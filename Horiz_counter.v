==> flow/design.v <==
`timescale 1ns / 1ps
module Horiz_counter #(
        parameter hor = 640,
        parameter WIDTH = 10
    )
    (
        input pclk,
        input rst,
        output [WIDTH-1:0] Hcnt,
        output TC
    );
    reg [WIDTH-1:0] count = 0;
    reg tempTC = 0;
    always @ (posedge pclk) begin
        if (rst) begin
            count <= 0;
            tempTC <= 0;
        end
        else begin
            if (count == hor-1) begin
                count <= 0;
                tempTC <= 0;
            end
            else if (count == hor-2) begin
                count <= count + 1;
                tempTC <= 1;
            end
            else begin
                count <= count + 1;
                tempTC <= 0;
            end
        end
    end
    assign Hcnt = count;
    assign TC = tempTC;
endmodule
---- Reports on Horiz_counter ----
The steps from the RTL of Horiz_counter to its reports follow in flow order.
Line numbers count from 1 in the design file above.
Operators: Yosys type, input widths -> output width; for muxes data width and select width s.
Library cell names are shortened.
The mark n/a stands for no value.
set-up
  top ..................................... Horiz_counter
  clock input ............................. pclk
  cell library ............................ sky130hd
  timing corner ........................... tt_025C_1v80

---- Word-level counts ----
Counts by Yosys on the flattened word-level netlist (proc, flatten, opt, wreduce; memories kept). Register bits leave out memories and registers merged into their read ports (data or address); mux counts leave out enables and synchronous resets folded into registers. Print and check cells are left out. Cells with the same type and inputs are merged into one.
storage and ports
  flip-flop bits (word level) ............. 11
  bits in latches ......................... 0
  RAM bits ................................ 0
  ROM bits ................................ 0
  word width x clocked read ports ......... 0
  memories ................................ 0
  bits of input ports ..................... 2
  output and inout bits ................... 11
  elaborated cells ........................ 7
cells by class
  add/sub/neg operators ................... 1
  $mul .................................... 0
  div/mod/pow operators ................... 0
  $lt $le $gt $ge ......................... 0
  equality and inequality tests ........... 2
  shifts and indexed selects .............. 0
  mux-type cells .......................... 1
  bitwise logic cells ..................... 0
  reduce/logical cells .................... 1
operators with widths
  cell                   count
  $eq 10x10->1 const B   2
  $add 10x1->10 const B  1
  $reduce_or 2->1        1
  $mux 1                 1

---- Logic depth ----
Yosys ltp: most cells in a row. Word level: on the elaborated netlist, between registers, memories and ports. Mapped: between sequential cells and ports; inverters and the memories' decode and read muxes count.
logic depth
  depth after elaboration ................. 2
  ABC_AREA ................................ 0
  gate-level depth with buffers ........... 4
  mapped depth without buffers ............ 4

---- Synthesis result ----
Yosys stat after the flow's synthesis: flattened, memories mapped to cells. It holds for the ABC_AREA given above (unset counts as 0); a run with the other value may have another netlist.
cells by type
  cell type  count
  dfxtp_1    11
  nor2_1     7
  ha_1       2
  a311oi_1   2
  xnor2_1    2
  a21oi_1    3
  buf_4      2
  nand2_1    4
  nand3_1    3
  o21ai_0    3
  nand4_2    1
  or3_1      2
  or4_4      1
  a32o_1     1
  a41o_1     1
  a21oi_2    1
  a31o_2     1
  and3_2     1
Not listed: further types 7, cells in them 8.
synthesis totals
  cells in the netlist .................... 56
  cell area after synthesis ............... 511.7 um^2
  mapped flip-flops ....................... 11
  buffers ................................. 2

---- Timing after synthesis ----
Source: OpenSTA report_checks on the synthesized netlist (no wires, ideal clock, input and output delay 20% of the period each), path of least setup slack; recovery checks are left aside. Register names are those of the netlist, which keeps one name where synthesis merged equal registers.
timing path post-synthesis
  path kind ............................... register to register
  start ................................... register count[0]
  end ..................................... register count[8]
  period .................................. 2400 ps
  arrival time ............................ 1271 ps
  data required time ...................... 2284 ps
  path slack .............................. 1012 ps
  path delay .............................. 1387 ps
  stages on the path ...................... 5
  synthesis period reached ................ 1388 ps
"path delay" is the arrival time less input delay plus setup time.
"stages on the path": output pins that drive a net of the path, with the launching flip-flop's if there is one; two outputs of one cell count as two.
"synthesis period reached" = period - worst setup slack (recovery checks aside). The figure is calculated, with input and output delays left at 20% of the set period.
The rows between start and end are the longest chain of elaborated cells between them; the timing report does not say that the signal goes this way. Where chains are equally long, one stands for them.
Each line given opens the expression or statement behind the cell; cells for indexed reads and writes are added by Yosys, which also makes memories of some case tables.
A register here has more assigning lines than the two given.
on the way, post-synthesis
  cell sequence ........................... dfxtp_1 ha_1 and3_1 a311oi_1 a41o_1
  length of the longest elaborated chain .. 2
  elaborated cells on any way between the ends .. 3
  those cells by class .................... add/sub (1); eq/ne (1); reduce/logical (1)
ends and longest elaborated chain, post-synthesis
  item             RTL line  RTL
  start, declared  12        reg [WIDTH-1:0] count = 0;
  start, assigned  25        count <= count + 1;
  start, assigned  29        count <= count + 1;
  $eq 10x10->1     20        if (count == hor-1) begin
  $reduce_or 2->1  n/a
  end, assigned    25
  end, assigned    29
  end, declared    12

# Flow runs of Horiz_counter

module Horiz_counter, platform sky130hd, 2 stored runs of the flow under differing settings, order arbitrary. Input and output delays are each 20% of the period that was set; the output load is 0.01 pF.

---- run 1 ----
settings
  period_ns = 1.68
  CORE_UTILIZATION = 52
  SETUP_SLACK_MARGIN = 0.45
  PLACE_DENSITY = 0.62
  CORE_MARGIN = 5
  CELL_PAD_IN_SITES_DETAIL_PLACEMENT = 1
  GPL_TIMING_DRIVEN = 0
  GPL_ROUTABILITY_DRIVEN = 1
  CAP_MARGIN = 5
  MAX_ROUTING_LAYER = met5
  SLEW_MARGIN = 20
results
  stopped before the end: clock tree synthesis reported DPL-0033

---- run 2 ----
settings
  period_ns = 0.973
  CORE_UTILIZATION = 67
  PLACE_DENSITY_LB_ADDON = 0.22
  HOLD_SLACK_MARGIN = 0.21
  GPL_TIMING_DRIVEN = 1
  CTS_CLUSTER_DIAMETER = 146
  CAP_MARGIN = 30
  SLEW_MARGIN = 35
  CORE_MARGIN = 2
results
  stopped before the end: floorplanning reported PDN-0185
