==> flow/design.v <==
`timescale 1ns / 1ps
module bg_motion #(
    parameter BG_WIDTH = 160,  
    parameter BG_HEIGHT = 240
)(
    input clk,
    input frame_end,         
    input reset,   
    input SCROLL_SPEED_Y,  
    input SCROLL_SPEED_X,  
    output reg [9:0] offset_x,
    output reg [9:0] offset_y
);
    wire clean;
    debouncer db(.clk(clk), .btn(reset), .btn_clean(clean));
    always @(posedge clk) begin
        if (clean) begin
            offset_x <= 0;
            offset_y <= 0;
        end
        else if (frame_end && SCROLL_SPEED_Y == 1) begin
            offset_y <= (offset_y + BG_HEIGHT - 2 * SCROLL_SPEED_Y) % BG_HEIGHT;
            offset_x <= (offset_x + BG_WIDTH - SCROLL_SPEED_X) % BG_WIDTH;
        end
    end
endmodule
`timescale 1ns / 1ps
module debouncer(
    input clk,
    input btn,
    output reg btn_clean
);
    reg [19:0] cnt;  
    reg btn_sync;
    always @(posedge clk) begin
        btn_sync <= btn;
        if (btn_sync == btn_clean)
            cnt <= 0;
        else begin
            cnt <= cnt + 1;
            if (cnt == 20'hFFFFFF) begin  
                btn_clean <= btn_sync;
                cnt <= 0;
            end
        end
    end
endmodule
# Tool chain data of bg_motion
# What the tools print for bg_motion, step after step.
# Lines are those of the file above, counted from 1.
# Library cell names are shortened.
# A cell with -- has no value.
# inputs
top_module,bg_motion
clock,clk
cell_library,sky130hd
pvt_corner,tt_025C_1v80

# After elaboration
# Counts by Yosys on the flattened word-level netlist (proc, flatten, opt, wreduce; memories kept). Register bits leave out memories and registers merged into their read ports (data or address); mux counts leave out enables and synchronous resets folded into registers. Print and check cells are left out. Cells with the same type and inputs are merged into one.
# classes
add_sub_neg,5
n_mul,0
div,2
compare,0
eq_ne,2
shifts,0
mux,0
bitwise,1
reduce_and_logical,3
# ops
operator,n
32-bit by 8-bit modulo with 32-bit output with constant B,2
10-bit by 8-bit adder with 11-bit output with constant B,2
20-bit by 1-bit adder with 20-bit output with constant B,1
20-bit equality test with constant B,1
11-bit by 1-bit subtractor with 12-bit output,1
11-bit by 2-bit subtractor with 12-bit output,1
2-bit AND reduction,1
2-bit OR reduction,1
1-bit equality test,1
1-bit logical AND,1
1-bit NOT,1
# word_totals
register_bits,42
latchBits,0
ramBits,0
mem_bits_ro,0
clocked_rd_ports_x_width,0
memories,0

# Longest topological paths
# Longest topological path by Yosys (ltp), each cell counted once; first at word level (registers and memories cut), then after technology mapping (sequential cells cut; the memories' decode and read muxes count).
# depth
depth_word,3
abc_area,0
ltp_mapped,23
ltp_nobuf,23

# Netlist
# Yosys stat after the flow's synthesis: flattened, memories mapped to cells. It holds for the ABC_AREA given above (unset counts as 0); a run with the other value may have another netlist.
# The area totals of this step are shown rounded.
# by_type
cell_type,n,area_total_um2
dfxtp_1,40,800.768
xnor2_1,41,359.094
ha_1,24,300.288
nor2_1,72,270.259
xor2_1,23,201.443
a21oi_1,31,155.149
nand3_1,25,125.12
nand2_1,33,123.869
o21ai_0,19,95.091
nor3_1,18,90.086
a211oi_1,11,82.579
inv_1,20,75.072
nand2b_1,12,75.072
a21o_1,9,67.565
nand4_1,9,56.304
mux2i_1,5,50.048
nor2b_1,8,50.048
or3_1,8,50.048
# Other cell types: 62; their cells: 102.
# mapped
cells,510
mapped_area_um2,3950
seq_area_um2,831
flip_flops,41
# By module: a second synthesis without flattening, with its own total; a netlist apart from the flattened one above.
# hier_totals
cells_unflattened,559
area_unflattened_um2,4320
# Rows give one instance, submodules left out.
# by_module
mod,n_inst,n_cells,area_um2,seq_area_um2
bg_motion,1,448,3290,380
debouncer,1,111,1020,450

# Path before layout
# OpenSTA on the mapped netlist: ideal clock, no wires. The path of least setup slack (recovery checks aside). Input and output delay are each 20% of the period. Register names are those of the netlist, which keeps one name where synthesis merged equal registers.
# synth_timing
path_kind,input to register
from,input port SCROLL_SPEED_Y
to,register offset_y[5]
period_ps,8080
in_delay_ps,1616
setup_ps,86
launch_ps,1616
arrival_ps,6618
path_slack_ps,1376
delay_ps,5088
path_stages,22
path_buffers,2
synth_period_reached_ps,6704
# "delay_ps" = arrival - input delay + setup time.
# "path_stages" counts driving pins, that of a launching flip-flop among them; a cell with two outputs on the path counts twice.
# "synth_period_reached_ps" = period - worst setup slack (recovery checks aside). The figure is calculated, with input and output delays left at 20% of the set period.
# Between the ends stands the longest chain of elaborated cells between them, by number of cells; it is not shown to be the way that was timed. Of several equally long chains one is given.
# Each line given opens the expression or statement behind the cell; cells for indexed reads and writes are added by Yosys, which also makes memories of some case tables.
# synth_between
path_cell_list,inv_1 > ha_1 > fa_1 > a21o_1 > a221oi_4 > nand2_2 > mux2_1 > or4_1 > o21a_1 > a21bo_4 > nand3_4 > mux2i_2 > or2_4 > buf_6 > xnor2_1 > a32o_1 > o31a_1 > nand2b_1 > buf_6 > and3_1 > xnor2_1 > a211oi_1
elab_chain_cells,2
cone_cells,3
cone_lines,2
cone_classes,1 x add/sub; 1 x div; 1 x reduce/logical
# synth_lines
item,line_no,source
from (decl),9,"input SCROLL_SPEED_Y,"
11-bit by 2-bit subtractor with 12-bit output,22,offset_y <= (offset_y + BG_HEIGHT - 2 * SCROLL_SPEED_Y) % BG_HEIGHT;
32-bit by 8-bit modulo with 32-bit output,22,
to (assign),19,offset_y <= 0;
to (assign),22,
to (decl),12,output reg [9:0] offset_y

# Timing after layout
# From the final timing report of run 1: the path of least setup slack in the routed layout; clock arrival at registers is part of the times.
# The report prints the path's times to 10 ps; the period is as set.
# layout_timing
path_kind,input to register
from,input port SCROLL_SPEED_Y
to,register offset_y[5]
period_ps,5240
in_delay_ps,1050
setup_ps,80
launch_ps,1050
arrival_ps,5760
path_slack_ps,-320
path_stages,23
path_buffers,3
# Between the ends stands the longest chain of elaborated cells between them, by number of cells; it is not shown to be the way that was timed. Of several equally long chains one is given.
# layout_between
path_cell_list,buf_8 > inv_8 > ha_4 > fa_2 > a21o_4 > a221oi_4 > nand2_4 > mux2_4 > or4_1 > o21a_1 > a21bo_4 > buf_12 > xnor2_4 > a31oi_4 > and4_1 > nor3_2 > buf_4 > a41oi_4 > o31a_1 > nand2b_4 > and3_4 > xnor2_2 > a211oi_2
elab_chain_cells,2
cone_cells,3
cone_lines,2
cone_classes,1 x add/sub; 1 x div; 1 x reduce/logical
# layout_lines
item,line_no,source
from (decl),9,"input SCROLL_SPEED_Y,"
11-bit by 2-bit subtractor with 12-bit output,22,offset_y <= (offset_y + BG_HEIGHT - 2 * SCROLL_SPEED_Y) % BG_HEIGHT;
32-bit by 8-bit modulo with 32-bit output,22,
to (assign),19,offset_y <= 0;
to (assign),22,
to (decl),12,output reg [9:0] offset_y

# Measured results for bg_motion: 2 stored runs of the Yosys and OpenROAD flow on sky130hd. The settings differ; the order carries no meaning. The constraints put input and output delay at 20% of the set period each and load the outputs with 0.01 pF.
# "timing.achieved_period_ps" is the run's clock period less its worst setup slack. It is reckoned from that one timing run; input and output delays stay at 20% of the period that was set.
# "worst_setup_path_time_ps" is the time allowed to the run's worst setup path (the clock period less input and output delay, where it has them) less its slack. Clock arrival times count: a late capture clock shortens it, a late launch clock lengthens it.
# "power_total_mw": no workload was simulated; the value follows from the tool's default switching activity.
# "worst_setup_path_time_ps" is given in steps of 10 ps.
# Values from the reports are rounded here.
# Among the settings, . means not set for that run.
item,run 1,run 2
period_ns,5.24,9.45
CORE_UTILIZATION,33,15
PLACE_DENSITY_LB_ADDON,0.21,0.25
CORE_MARGIN,8,2
CELL_PAD_IN_SITES_GLOBAL_PLACEMENT,2,1
GPL_TIMING_DRIVEN,1,1
CTS_CLUSTER_DIAMETER,91,181
CAP_MARGIN,40,20
SLEW_MARGIN,20,20
SETUP_SLACK_MARGIN,.,-0.31
CELL_PAD_IN_SITES_DETAIL_PLACEMENT,.,1
TNS_END_PERCENT,.,75
ABC_AREA,.,1
GPL_ROUTABILITY_DRIVEN,.,0
MIN_ROUTING_LAYER,.,met2
hold_ws_ps,465,450
setup_ws_ps,-316,1920
timing.setup.tns_ps,-1670,0
worst_setup_path_time_ps,4510,5640
worstPathKind,input to register,input to register
total_die_area_um2,15700,27200
synthesis_area_um2,3950,3890
final_util_pct,49.0,18.4
power_total_mw,4.81,1.78
finalCellArea_um2,5810,4650
timing.achieved_period_ps,5556,7528
