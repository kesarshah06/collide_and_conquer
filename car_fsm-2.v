==> flow/design.v <==
`timescale 1ns / 1ps
module car_fsm #(
    parameter OFFSET_BG_X = 200,
    parameter OFFSET_BG_Y = 150,
    parameter CAR_WIDTH   = 14,
    parameter CAR_HEIGHT  = 16,
    parameter INIT_CAR_X  = 275,
    parameter INIT_CAR_Y  = 300,
    parameter MOVE_STEP   = 1,
    parameter MOVE_DIV    = 1_000_000    
)(
    input  wire clk,              
    input  wire reset,            
    input  wire collide_with_rival,  
    input  wire frame_end,        
    input  wire BTNL, BTNR, BTNC, 
    output reg  [9:0] car_x,      
    output reg  [8:0] car_y,      
    output reg bg_sp_y,
    output reg bg_sp_x
);
    localparam START     = 3'd0;  
    localparam IDLE      = 3'd1;  
    localparam MOVE_LEFT = 3'd2;  
    localparam MOVE_RIGHT= 3'd3;  
    localparam COLLIDE   = 3'd4;  
    reg [2:0] state, next_state;  
    localparam LEFT_BOUND  = OFFSET_BG_X + 44;  
    localparam RIGHT_BOUND = OFFSET_BG_X + 118;  
    wire left_clean, right_clean, cent_clean;  
    debouncer db_left   (.clk(clk), .btn(BTNL), .btn_clean(left_clean));
    debouncer db_right  (.clk(clk), .btn(BTNR), .btn_clean(right_clean));
    debouncer db_center (.clk(clk), .btn(BTNC), .btn_clean(cent_clean));
    reg [31:0] move_cnt = 0;
    reg move_enable = 0;  
    reg collide = 0;  
    always @(posedge clk) begin
        if (cent_clean) begin
            move_cnt <= 0;
            move_enable <= 0;
        end else if (move_cnt >= MOVE_DIV - 1) begin
            move_cnt <= 0;
            move_enable <= 1;   
        end else begin
            move_cnt <= move_cnt + 1;
            move_enable <= 0;
        end
    end
    always @(*) begin
        next_state = state;
        case (state)
            START:     next_state = IDLE;  
            IDLE: begin
                if (left_clean && (collide == 0))       next_state = MOVE_LEFT;  
                else if (right_clean && (collide == 0)) next_state = MOVE_RIGHT;  
                if (car_x < LEFT_BOUND || car_x + CAR_WIDTH > RIGHT_BOUND || collide_with_rival == 1)
                    next_state = COLLIDE;  
            end
            MOVE_LEFT: begin
                if (!left_clean) next_state = IDLE;  
                if (car_x < LEFT_BOUND) next_state = COLLIDE;  
            end
            MOVE_RIGHT: begin
                if (!right_clean) next_state = IDLE;  
                if (car_x + CAR_WIDTH > RIGHT_BOUND) next_state = COLLIDE;  
            end
            COLLIDE: begin
                if (cent_clean) next_state = START;  
            end
        endcase
    end
    always @(posedge clk) begin
        if (cent_clean) begin  
            state   <= START;
            car_x   <= INIT_CAR_X;
            car_y   <= INIT_CAR_Y;
            bg_sp_x <= 0;
            bg_sp_y <= 1;
            collide <= 0;
        end else begin
            state <= next_state;
            if (move_enable) begin
                case (state)  
                    START: begin
                        car_x <= INIT_CAR_X;
                        car_y <= INIT_CAR_Y;
                        bg_sp_y <= 1;
                        bg_sp_x <= 0;
                        collide <= 0;
                    end
                    MOVE_LEFT: begin
                        if (car_x > LEFT_BOUND + MOVE_STEP)  
                            car_x <= car_x - MOVE_STEP;
                        else
                            state <= COLLIDE;  
                    end
                    MOVE_RIGHT: begin
                        if (car_x + CAR_WIDTH + MOVE_STEP < RIGHT_BOUND)  
                            car_x <= car_x + MOVE_STEP;
                        else
                            state <= COLLIDE;  
                    end 
                    COLLIDE: begin
                        collide <= 1; bg_sp_y <= 0; bg_sp_x <= 0; end  
                endcase
            end
        end
    end
endmodule
`timescale 1ns / 1ps
module debouncer(
    input clk,
    input btn,
    output reg btn_clean
);
    reg [19:0] cnt;  
    reg btn_sync;
    always @(posedge clk) begin
        btn_sync <= btn;
        if (btn_sync == btn_clean)
            cnt <= 0;
        else begin
            cnt <= cnt + 1;
            if (cnt == 20'hFFFFFF) begin  
                btn_clean <= btn_sync;
                cnt <= 0;
            end
        end
    end
endmodule
# From RTL to reports: car_fsm
# What the tools print for car_fsm, step after step.
# Lines are those of the file above, counted from 1.
# Cell names lack the library's common part.
# The mark -- stands for no value.
dict set report design {
  top_module {car_fsm}
  clk_port {clk}
  cell_library {sky130hd}
  corner {tt_025C_1v80}
}

# Word-level counts
# Counts by Yosys on the flattened word-level netlist (proc, flatten, opt, wreduce; memories kept). Register bits leave out memories and registers merged into their read ports (data or address). Print and check cells are left out. Cells with the same type and inputs are merged into one.
dict set report bits {
  regBits 114
  in_bits 7
  out_inout_bits 21
  elab_cells 78
}
dict set report classes {
  addsub 8
  n_cmp 5
  eq_ne 12
  n_mux 18
  n_logic 4
  reduce_and_logical 16
}
# operator count
set op_table {}
lappend op_table {{20-bit by 1-bit adder with 20-bit output with constant B} 3}
lappend op_table {{20-bit equality test with constant B} 3}
lappend op_table {{32-bit by 1-bit adder with 32-bit output with constant B} 1}
lappend op_table {{32-bit by 20-bit >= comparator with 1-bit output with constant B} 1}
lappend op_table {{32-bit by 9-bit greater-than comparator with 1-bit output with constant B} 1}
lappend op_table {{10-bit case mux with 3-bit select} 1}
lappend op_table {{3-bit 2-to-1 mux} 10}
lappend op_table {{10-bit 2-to-1 mux} 2}
lappend op_table {{11-bit by 1-bit adder with 12-bit output with constant B} 1}
lappend op_table {{12-bit by 9-bit < comparator with 1-bit output with constant B} 1}
lappend op_table {{3-bit case mux with 4-bit select} 1}
lappend op_table {{10-bit by 4-bit adder with 11-bit output with constant B} 1}
lappend op_table {{10-bit by 1-bit adder with 10-bit output with constant B} 1}
lappend op_table {{10-bit by 1-bit subtractor with 10-bit output with constant B} 1}
lappend op_table {{10-bit by 8-bit greater-than comparator with 1-bit output with constant B} 1}
lappend op_table {{10-bit by 8-bit < comparator with 1-bit output with constant B} 1}
lappend op_table {{2-bit AND reduction} 4}
lappend op_table {{2-bit OR reduction} 4}
lappend op_table {{3-bit by 2-bit equality test with 1-bit output with constant B} 2}
lappend op_table {{3-bit case mux with 2-bit select} 1}
lappend op_table {{1-bit inverter} 4}
lappend op_table {{2-bit != test with constant B} 2}
lappend op_table {{4-bit AND reduction} 1}
lappend op_table {{1-bit case mux with 2-bit select} 2}
lappend op_table {{1-bit equality test} 3}
lappend op_table {{3-bit by 1-bit equality test with 1-bit output with constant B} 1}
lappend op_table {{3-bit equality test with constant B} 1}
lappend op_table {{3-bit logical NOT} 1}
# Other operator kinds: 5; their cells: 7.

# Longest topological paths
# Depth = most cells in a row (Yosys ltp): at word level without a register or memory, in the mapped netlist without a sequential cell, where the memories' decode and read muxes count.
dict set report depth {
  word_depth 9
  abc_area 0
  mapped_depth 13
  ltp_nobuf 10
}

# After synthesis
# Yosys stat after the flow's synthesis: flattened, memories mapped to cells. It holds for the ABC_AREA given above (unset counts as 0); a run with the other value may have another netlist.
# Totals and module areas in this step are rounded.
# type count type_area_um2
set types {}
lappend types {dfxtp_1 113 2262.17}
lappend types {xor2_1 52 455.437}
lappend types {nor2_1 118 442.925}
lappend types {xnor2_1 33 289.027}
lappend types {ha_1 15 187.68}
lappend types {nand3_1 34 170.163}
lappend types {nand2_1 41 153.898}
lappend types {and3_1 16 100.096}
lappend types {a21oi_1 19 95.091}
lappend types {nand4_1 15 93.84}
lappend types {edfxtp_1 3 90.086}
lappend types {buf_4 10 75.072}
lappend types {inv_1 18 67.565}
lappend types {nor3_1 12 60.058}
lappend types {o21ai_0 12 60.058}
lappend types {clkbuf_1 12 45.043}
lappend types {a31oi_1 7 43.792}
lappend types {nand2b_1 7 43.792}
# Not listed: further types 40, cells in them 77.
dict set report synth_totals {
  cell_count 614
  yosys_area_um2 5350
  seq_area_um2 2350
  ff_cells 116
  n_buf 28
}
# The figures by module come from a second, unflattened synthesis with its own total; it is not the netlist above.
dict set report hier_totals {
  hier_cells 672
  area_unflattened_um2 5940
}
# Each row is one instance without its submodules.
# module instances n_cells area_um2 mod_seq_area_um2
set modules {}
lappend modules {debouncer 3 111 1020 450}
lappend modules {car_fsm 1 339 2870 1000}

# Worst setup path after synthesis
# Path of least setup slack by OpenSTA after synthesis, without wires, with an ideal clock, recovery checks aside; 20% of the period is set as input and as output delay. Where synthesis merged equal registers, the netlist keeps one of their names.
dict set report synth_timing {
  kind {flip-flop to flip-flop}
  start {register car_x[1]}
  end {register car_x[9]}
  clock_period_ns 5.02
  setup_time_ns 0.122
  launch_ns 0.000
  arrival_ns 2.773
  required_time_ns 4.898
  slack_ns 2.126
  path_delay_ns 2.895
  stages 12
  n_path_buf 2
  synth_period_reached_ns 2.894
}
# "path_delay_ns" is the arrival time less input delay plus setup time.
# "stages": output pins that drive a net of the path, with the launching flip-flop's if there is one; two outputs of one cell count as two.
# "synth_period_reached_ns" = period - worst setup slack (recovery checks aside). The figure is calculated, with input and output delays left at 20% of the set period.
# The rows between start and end are the longest chain of elaborated cells between them; the timing report does not say that the signal goes this way. Where chains are equally long, one stands for them.
# Each line given opens the expression or statement behind the cell; cells for indexed reads and writes are added by Yosys, which also makes memories of some case tables.
# At most two assigning lines are given for a register; there are more.
dict set report synth_via {
  cell_sequence {dfxtp_1 > inv_1 > ha_1 > buf_2 > xnor2_1 > a22oi_2 > or4b_1 > a2111o_1 > nand4_1 > nand3_1 > buf_6 > o311a_1}
  elab_chain_len 5
  cone_cells 12
  classes_between {add/sub (4); compare (2); eq/ne (2); mux (3); reduce/logical (1)}
}
# item line_no
set synth_rtl {}
lappend synth_rtl {{from (decl)} 17} ;# output reg  [9:0] car_x,
lappend synth_rtl {{from (assign)} 93} ;# car_x <= car_x - MOVE_STEP;
lappend synth_rtl {{from (assign)} 99} ;# car_x <= car_x + MOVE_STEP;
lappend synth_rtl {{10-bit by 4-bit adder with 11-bit output} 98} ;# if (car_x + CAR_WIDTH + MOVE_STEP < RIGHT_BOUND)
lappend synth_rtl {{11-bit by 1-bit adder with 12-bit output} 98}
lappend synth_rtl {{12-bit by 9-bit < comparator with 1-bit output} 98}
lappend synth_rtl {{10-bit 2-to-1 mux} 98}
lappend synth_rtl {{10-bit case mux with 3-bit select} 83} ;# case (state)
lappend synth_rtl {{to (assign)} 93}
lappend synth_rtl {{to (assign)} 99}
lappend synth_rtl {{to (decl)} 17}

# Timing after layout
# From the final timing report of flow run 1: the path of least setup slack in the routed layout; clock arrival at registers is part of the times.
dict set report layout_timing {
  kind {flip-flop to flip-flop}
  start {register car_x[1]}
  end {register car_x[9]}
  clock_period_ns 3.89
  setup_time_ns 0.11
  launch_ns 0.40
  arrival_ns 3.47
  required_time_ns 4.18
  slack_ns 0.72
  stages 11
  n_path_buf 1
}
# The rows between start and end are the longest chain of elaborated cells between them; the timing report does not say that the signal goes this way. Where chains are equally long, one stands for them.
# At most two assigning lines are given for a register; there are more.
dict set report layout_via {
  cell_sequence {dfxtp_1 > inv_1 > ha_1 > nor2b_1 > nand2_1 > or4b_1 > a2111o_1 > nand4_1 > nand3_1 > buf_4 > o311a_1}
  elab_chain_len 5
  cone_cells 12
  classes_between {add/sub (4); compare (2); eq/ne (2); mux (3); reduce/logical (1)}
}
# item line_no
set layout_rtl {}
lappend layout_rtl {{from (decl)} 17} ;# output reg  [9:0] car_x,
lappend layout_rtl {{from (assign)} 93} ;# car_x <= car_x - MOVE_STEP;
lappend layout_rtl {{from (assign)} 99} ;# car_x <= car_x + MOVE_STEP;
lappend layout_rtl {{10-bit by 4-bit adder with 11-bit output} 98} ;# if (car_x + CAR_WIDTH + MOVE_STEP < RIGHT_BOUND)
lappend layout_rtl {{11-bit by 1-bit adder with 12-bit output} 98}
lappend layout_rtl {{12-bit by 9-bit < comparator with 1-bit output} 98}
lappend layout_rtl {{10-bit 2-to-1 mux} 98}
lappend layout_rtl {{10-bit case mux with 3-bit select} 83} ;# case (state)
lappend layout_rtl {{to (assign)} 93}
lappend layout_rtl {{to (assign)} 99}
lappend layout_rtl {{to (decl)} 17}

Measured data: module car_fsm, platform sky130hd, 2 stored runs of the flow under differing settings, order arbitrary. Input and output delays are each 20% of the period that was set; the output load is 0.01 pF.
"period_less_ws_ns" is the run's clock period less its worst setup slack. It is reckoned from that one timing run; input and output delays stay at 20% of the period that was set.
"critical_path_time_ns": the worst setup path's part of the clock period (all of it between registers, 20% less for each end at a port) less its slack. A launch clock that arrives late makes it longer, a capture clock that arrives late makes it shorter.
"power_total_mw" is the tool's figure for a default switching activity; nothing was simulated.
Values from the reports are rounded here.

# flow run 1
==> flow/run.sh <==
#!/bin/bash
# the make line also repeats the synthesis and layout settings of config.mk as NAME=value (left out here)
make -C /OpenROAD-flow-scripts/flow DESIGN_CONFIG=/design/flow/config.mk WORK_HOME=/design/flow/orfs CLKGATE_MAP_FILE= finish
==> flow/config.mk <==
export PLATFORM = sky130hd
export DESIGN_NAME = car_fsm
export DESIGN_NICKNAME = car_fsm
export VERILOG_FILES = /design/flow/design.v
export SDC_FILE = /design/flow/constraint.sdc
export NUM_CORES = 4
export LEC_CHECK = 0
export ABC_AREA = 0
export CAP_MARGIN = 40
export CELL_PAD_IN_SITES_DETAIL_PLACEMENT = 0
export CORE_ASPECT_RATIO = 1.7
export CORE_MARGIN = 2
export CORE_UTILIZATION = 62
export CTS_CLUSTER_DIAMETER = 219
export GPL_ROUTABILITY_DRIVEN = 1
export PLACE_DENSITY_LB_ADDON = 0.04
export SLEW_MARGIN = 40
==> flow/constraint.sdc <==
create_clock -name core_clock -period 3.89 [get_ports {clk}]
set_input_delay 0.7780 -clock core_clock [delete_from_list [all_inputs] [get_ports {clk}]]
set_output_delay 0.7780 -clock core_clock [all_outputs]
set_load 0.01 [all_outputs]

==> flow run 1: results <==
die_um2=9420
worst_hold_slack_ns=0.460
setup_tns_ns=0.000
yosys_chip_area_um2=5350
period_less_ws_ns=3.174
final_stdcell_area_um2=6150
critical_path_time_ns=3.17
timing.worst_path_kind="flip-flop to flip-flop"
power_total_mw=2.78
worst_setup_slack_ns=0.716
post_route_util_frac=0.725

# flow run 2
==> flow/run.sh <==
#!/bin/bash
# the make line also repeats the synthesis and layout settings of config.mk as NAME=value (left out here)
make -C /OpenROAD-flow-scripts/flow DESIGN_CONFIG=/design/flow/config.mk WORK_HOME=/design/flow/orfs CLKGATE_MAP_FILE= finish
==> flow/config.mk <==
export PLATFORM = sky130hd
export DESIGN_NAME = car_fsm
export DESIGN_NICKNAME = car_fsm
export VERILOG_FILES = /design/flow/design.v
export SDC_FILE = /design/flow/constraint.sdc
export NUM_CORES = 4
export LEC_CHECK = 0
export ABC_AREA = 0
export CAP_MARGIN = 20
export CELL_PAD_IN_SITES_GLOBAL_PLACEMENT = 2
export CORE_MARGIN = 9
export CORE_UTILIZATION = 38
export CTS_CLUSTER_DIAMETER = 338
export CTS_CLUSTER_SIZE = 40
export GPL_ROUTABILITY_DRIVEN = 0
export PLACE_DENSITY_LB_ADDON = 0.15
export SLEW_MARGIN = 35
export TNS_END_PERCENT = 30
==> flow/constraint.sdc <==
create_clock -name core_clock -period 5.28 [get_ports {clk}]
set_input_delay 1.0560 -clock core_clock [delete_from_list [all_inputs] [get_ports {clk}]]
set_output_delay 1.0560 -clock core_clock [all_outputs]
set_load 0.01 [all_outputs]

==> flow run 2: results <==
die_um2=18700
worst_hold_slack_ns=0.457
setup_tns_ns=0.000
yosys_chip_area_um2=5350
period_less_ws_ns=3.601
final_stdcell_area_um2=6260
critical_path_time_ns=3.60
timing.worst_path_kind="flip-flop to flip-flop"
power_total_mw=2.14
worst_setup_slack_ns=1.68
post_route_util_frac=0.464
